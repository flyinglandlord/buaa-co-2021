==> flow/design.v <==
`timescale  1ns/1ns
`timescale 1ns / 1ps
module TC(
    input clk,
    input reset,
    input [31:2] Addr,
    input WE,
    input [31:0] Din,
    output [31:0] Dout,
    output IRQ
    );
	reg [1:0] state;
	reg [31:0] mem [2:0];
	reg _IRQ;
	assign IRQ = mem[0][3] & _IRQ;
	assign Dout = mem[Addr[3:2]];
	wire [31:0] load = Addr[3:2] == 0 ? {28'h0, Din[3:0]} : Din;
	integer i;
	always @(posedge clk) begin
		if(reset) begin
			state <= 0; 
			for(i = 0; i < 3; i = i+1) mem[i] <= 0;
			_IRQ <= 0;
		end
		else if(WE) begin
			mem[Addr[3:2]] <= load;
		end
		else begin
			case(state)
				2'b00 : if(mem[0][0]) begin
					state <= 2'b01;
					_IRQ <= 1'b0;
				end
				2'b01 : begin
					mem[2] <= mem[1];
					state <= 2'b10;
				end
				2'b10  : 
					if(mem[0][0]) begin
						if(mem[2] > 1) mem[2] <= mem[2]-1;
						else begin
							mem[2] <= 0;
							state <= 2'b11;
							_IRQ <= 1'b1;
						end
					end
					else state <= 2'b00;
				default : begin
					if(mem[0][2:1] == 2'b00) mem[0][0] <= 1'b0;
					else _IRQ <= 1'b0;
					state <= 2'b00;
				end
			endcase
		end
	end
endmodule
== Reports on TC ==
Tool output for the design above, in the order of the flow.
Lines are those of the file above, counted from 1.
Cell names lack the library's common part.
The mark - stands for no value.

* Top: TC
* Clock: clk
* Standard-cell library: sky130hd
* Library corner: tt_025C_1v80

== After elaboration ==
Yosys after proc, flatten, opt, wreduce and memory -nomap, before mapping. Memory bits, and registers merged into a memory's read port (data or address), are not among the register bits. Print and check cells are not counted. Equal cells are merged and count once.
Yosys's memory passes give these memory sizes; they may raise the number of words (mostly to a power of two), join words into wider ones and drop unused or constant bits.

* Add/sub/neg operators: 1
* Multipliers: 0
* Divide/modulo/power cells: 0
* Order comparisons: 1
* Equality and inequality tests: 7
* Shifts and indexed selects: 0
* Muxes and demuxes: 54
* Bitwise gates (word level): 5
* Reductions and logical operators: 8

{| class="wikitable"
|+ Operator list
! kind !! number
|-
| 32-bit two-way mux || 19
|-
| 32-bit OR reduction || 2
|-
| 32-bit by 1-bit subtractor with 32-bit output with constant B || 1
|-
| 32-bit by 1-bit greater-than comparator with 1-bit output with constant B || 1
|-
| 1-bit two-way mux || 25
|-
| 2-bit two-way mux || 8
|-
| 2-bit inequality test with constant B || 3
|-
| 2-bit logical NOT || 3
|-
| 6-bit AND reduction || 1
|-
| 2-bit case mux with 3-bit select || 1
|-
| 3-bit by 1-bit inequality test with 1-bit output with constant B || 1
|-
| 3-bit inequality test with constant B || 1
|-
| 3-bit AND reduction || 1
|-
| 3-bit OR reduction || 1
|-
| 1-bit case mux with 3-bit select || 1
|-
| 1-bit bitwise OR || 2
|-
| 1-bit NOT || 2
|-
| 2-bit by 1-bit equality test with 1-bit output with constant B || 1
|-
| 2-bit equality test with constant B || 1
|-
| 1-bit bitwise AND || 1
|}

* Flip-flop bits (word level): 3
* Latch bits: 0
* Memory bits (writable): 128
* Memory bits (read-only): 0
* Memories: 1
* Bits of input ports: 65
* Output and inout port bits: 33
* Cells after elaboration: 79

{| class="wikitable"
|+ Memory list
! name !! words !! width !! RTL line !! RTL
|-
| mem || 4 || 32 || 13 || <nowiki>reg [31:0] mem [2:0];</nowiki>
|}

== Depth ==
Yosys ltp: most cells in a row. Word level: on the elaborated netlist, between registers, memories and ports. Mapped: between sequential cells and ports; inverters and the memories' decode and read muxes count.

* Depth in word-level cells: 11
* ABC_AREA: 0
* Depth in mapped cells: 9
* Depth with buffers taken out: 8

== Mapped cells and area ==
Source: synth_stat.txt of the flow (Yosys; design flattened, memories mapped). It holds for the ABC_AREA given above (unset counts as 0); a run with the other value may have another netlist.
The area totals of this step are shown rounded.

* Cells in the netlist: 552
* Synthesis area: 6797 µm²
* Flip-flop cells: 133

{| class="wikitable"
|+ Cells by type
! type !! number
|-
| edfxtp_1 || 128
|-
| mux4_2 || 32
|-
| nor2_1 || 81
|-
| xor2_1 || 19
|-
| nand2_1 || 43
|-
| nand3_1 || 30
|-
| nor3_1 || 24
|-
| clkbuf_1 || 31
|-
| a21oi_1 || 20
|-
| dfxtp_1 || 5
|-
| and2_1 || 14
|-
| nor4_1 || 13
|-
| a221oi_1 || 9
|-
| and3_1 || 12
|-
| xnor2_1 || 8
|-
| nor4_2 || 4
|-
| or4_1 || 6
|-
| or3_1 || 6
|}

Other cell types: 36; their cells: 67.

== Path before layout ==
OpenSTA on the mapped netlist: ideal clock, no wires. The path of least setup slack (recovery checks aside). Input and output delay are each 20% of the period. Register names are those of the netlist, which keeps one name where synthesis merged equal registers.

* Path kind: input port to output port
* Start point: input Addr[2]
* End point: output Dout[0]
* Clock period: 10600 ps
* External output delay: 2120 ps
* Time at the first pin: 2120 ps
* Arrival: 3667 ps
* Data required time: 8480 ps
* Slack: 4813 ps
* Path delay: 1547 ps
* Stages on the path: 3
* Period reached after synthesis: 5787 ps

"path delay" is the arrival time less input delay plus setup time.
A path that ends at an output port has no setup time.
"stages on the path" counts driving pins, that of a launching flip-flop among them; a cell with two outputs on the path counts twice.
"period reached after synthesis" is the clock period less the worst setup slack; recovery checks do not enter. This is arithmetic on one report: input and output delays are still those of the set period (20% each).
Between the ends stands the longest chain of elaborated cells between them, by number of cells; it is not shown to be the way that was timed. Of several equally long chains one is given.
A line is the first line of the expression or statement that the cell stems from. Yosys adds cells for indexed reads and writes and turns some case tables into memories.
The chain passes a memory read, where the word-level depth is cut; so it can be longer than that depth.

* Cells stage by stage: clkbuf_1 > buf_1 > mux4_2
* Length of the longest elaborated chain: 1
* Elaborated cells between the ends (all ways): 1

{| class="wikitable"
|+ Ends and longest elaborated chain, after synthesis
! item !! RTL line !! RTL
|-
| start, declared || 6 || <nowiki>input [31:2] Addr,</nowiki>
|-
| memory 4 x 32 bit || 13 || <nowiki>reg [31:0] mem [2:0];</nowiki>
|-
| end, declared || 9 || <nowiki>output [31:0] Dout,</nowiki>
|}

== Path in the finished layout ==
From the final timing report of run A: the path of least setup slack in the routed layout; clock arrival at registers is part of the times.
The report prints the path's times to 10 ps; the period is as set.

* Path kind: input port to output port
* Start point: input Addr[2]
* End point: output Dout[0]
* Clock period: 3170 ps
* External output delay: 630 ps
* Time at the first pin: 630 ps
* Arrival: 2160 ps
* Data required time: 2540 ps
* Slack: 380 ps
* Stages on the path: 4

Between the ends stands the longest chain of elaborated cells between them, by number of cells; it is not shown to be the way that was timed. Of several equally long chains one is given.
The chain passes a memory read, where the word-level depth is cut; so it can be longer than that depth.

* Cells stage by stage: buf_2 > buf_4 > mux4_2 > clkdlybuf4s50_1
* Length of the longest elaborated chain: 1
* Elaborated cells between the ends (all ways): 1

{| class="wikitable"
|+ Ends and longest elaborated chain, after layout
! item !! RTL line !! RTL
|-
| start, declared || 6 || <nowiki>input [31:2] Addr,</nowiki>
|-
| memory 4 x 32 bit || 13 || <nowiki>reg [31:0] mem [2:0];</nowiki>
|-
| end, declared || 9 || <nowiki>output [31:0] Dout,</nowiki>
|}

TC through Yosys and OpenROAD on sky130hd: 2 stored runs, unordered, with their settings and measured results. The constraints put input and output delay at 20% of the set period each and load the outputs with 0.01 pF.
"clock period reached" is the run's clock period less its worst setup slack. It is reckoned from that one timing run; input and output delays stay at 20% of the period that was set.
"time of the worst setup path" = time allowed to the worst setup path (clock period - input delay - output delay, where it has them) - its slack; a late launch clock adds to it, a late capture clock takes from it.
"total power of the final layout": no workload was simulated; the value follows from the tool's default switching activity.
"time of the worst setup path" is known to 10 ps.
Values from the reports are rounded here.

=== Run A ===
{| class="wikitable"
! Setting !! Value
|-
| period_ns || 3.17
|-
| CAP_MARGIN || 20
|-
| CORE_MARGIN || 2
|-
| CORE_UTILIZATION || 40
|-
| SLEW_MARGIN || 20
|-
! Result !! Value
|-
| Total power of the final layout || 4.883 mW
|-
| Synthesized cell area || 6797 µm²
|-
| Std-cell area (final layout) || 8777 µm²
|-
| Die size || 18050 µm²
|-
| Worst slack on setup checks || 377 ps
|-
| Clock period reached || 2793 ps
|-
| Utilization in the final report || 52.9 %
|-
| Total negative setup slack || 0 ps
|-
| Worst hold slack in the final report || 445 ps
|-
| Time of the worst setup path || 1530 ps
|-
| Worst setup path kind || input port to output port
|}

=== Run B ===
{| class="wikitable"
! Setting !! Value
|-
| period_ns || 8.74
|-
| CORE_UTILIZATION || 21
|-
| PLACE_DENSITY || 0.38
|-
| CORE_ASPECT_RATIO || 1.68
|-
| CORE_MARGIN || 4
|-
| CELL_PAD_IN_SITES_DETAIL_PLACEMENT || 1
|-
| GPL_TIMING_DRIVEN || 1
|-
| GPL_ROUTABILITY_DRIVEN || 1
|-
| MIN_ROUTING_LAYER || met2
|-
| CAP_MARGIN || 20
|-
| SLEW_MARGIN || 20
|-
! Result !! Value
|-
| Total power of the final layout || 1.783 mW
|-
| Synthesized cell area || 6797 µm²
|-
| Std-cell area (final layout) || 8852 µm²
|-
| Die size || 35400 µm²
|-
| Worst slack on setup checks || 3332 ps
|-
| Clock period reached || 5408 ps
|-
| Utilization in the final report || 27.7 %
|-
| Total negative setup slack || 0 ps
|-
| Worst hold slack in the final report || 486 ps
|-
| Time of the worst setup path || 1910 ps
|-
| Worst setup path kind || input port to output port
|}
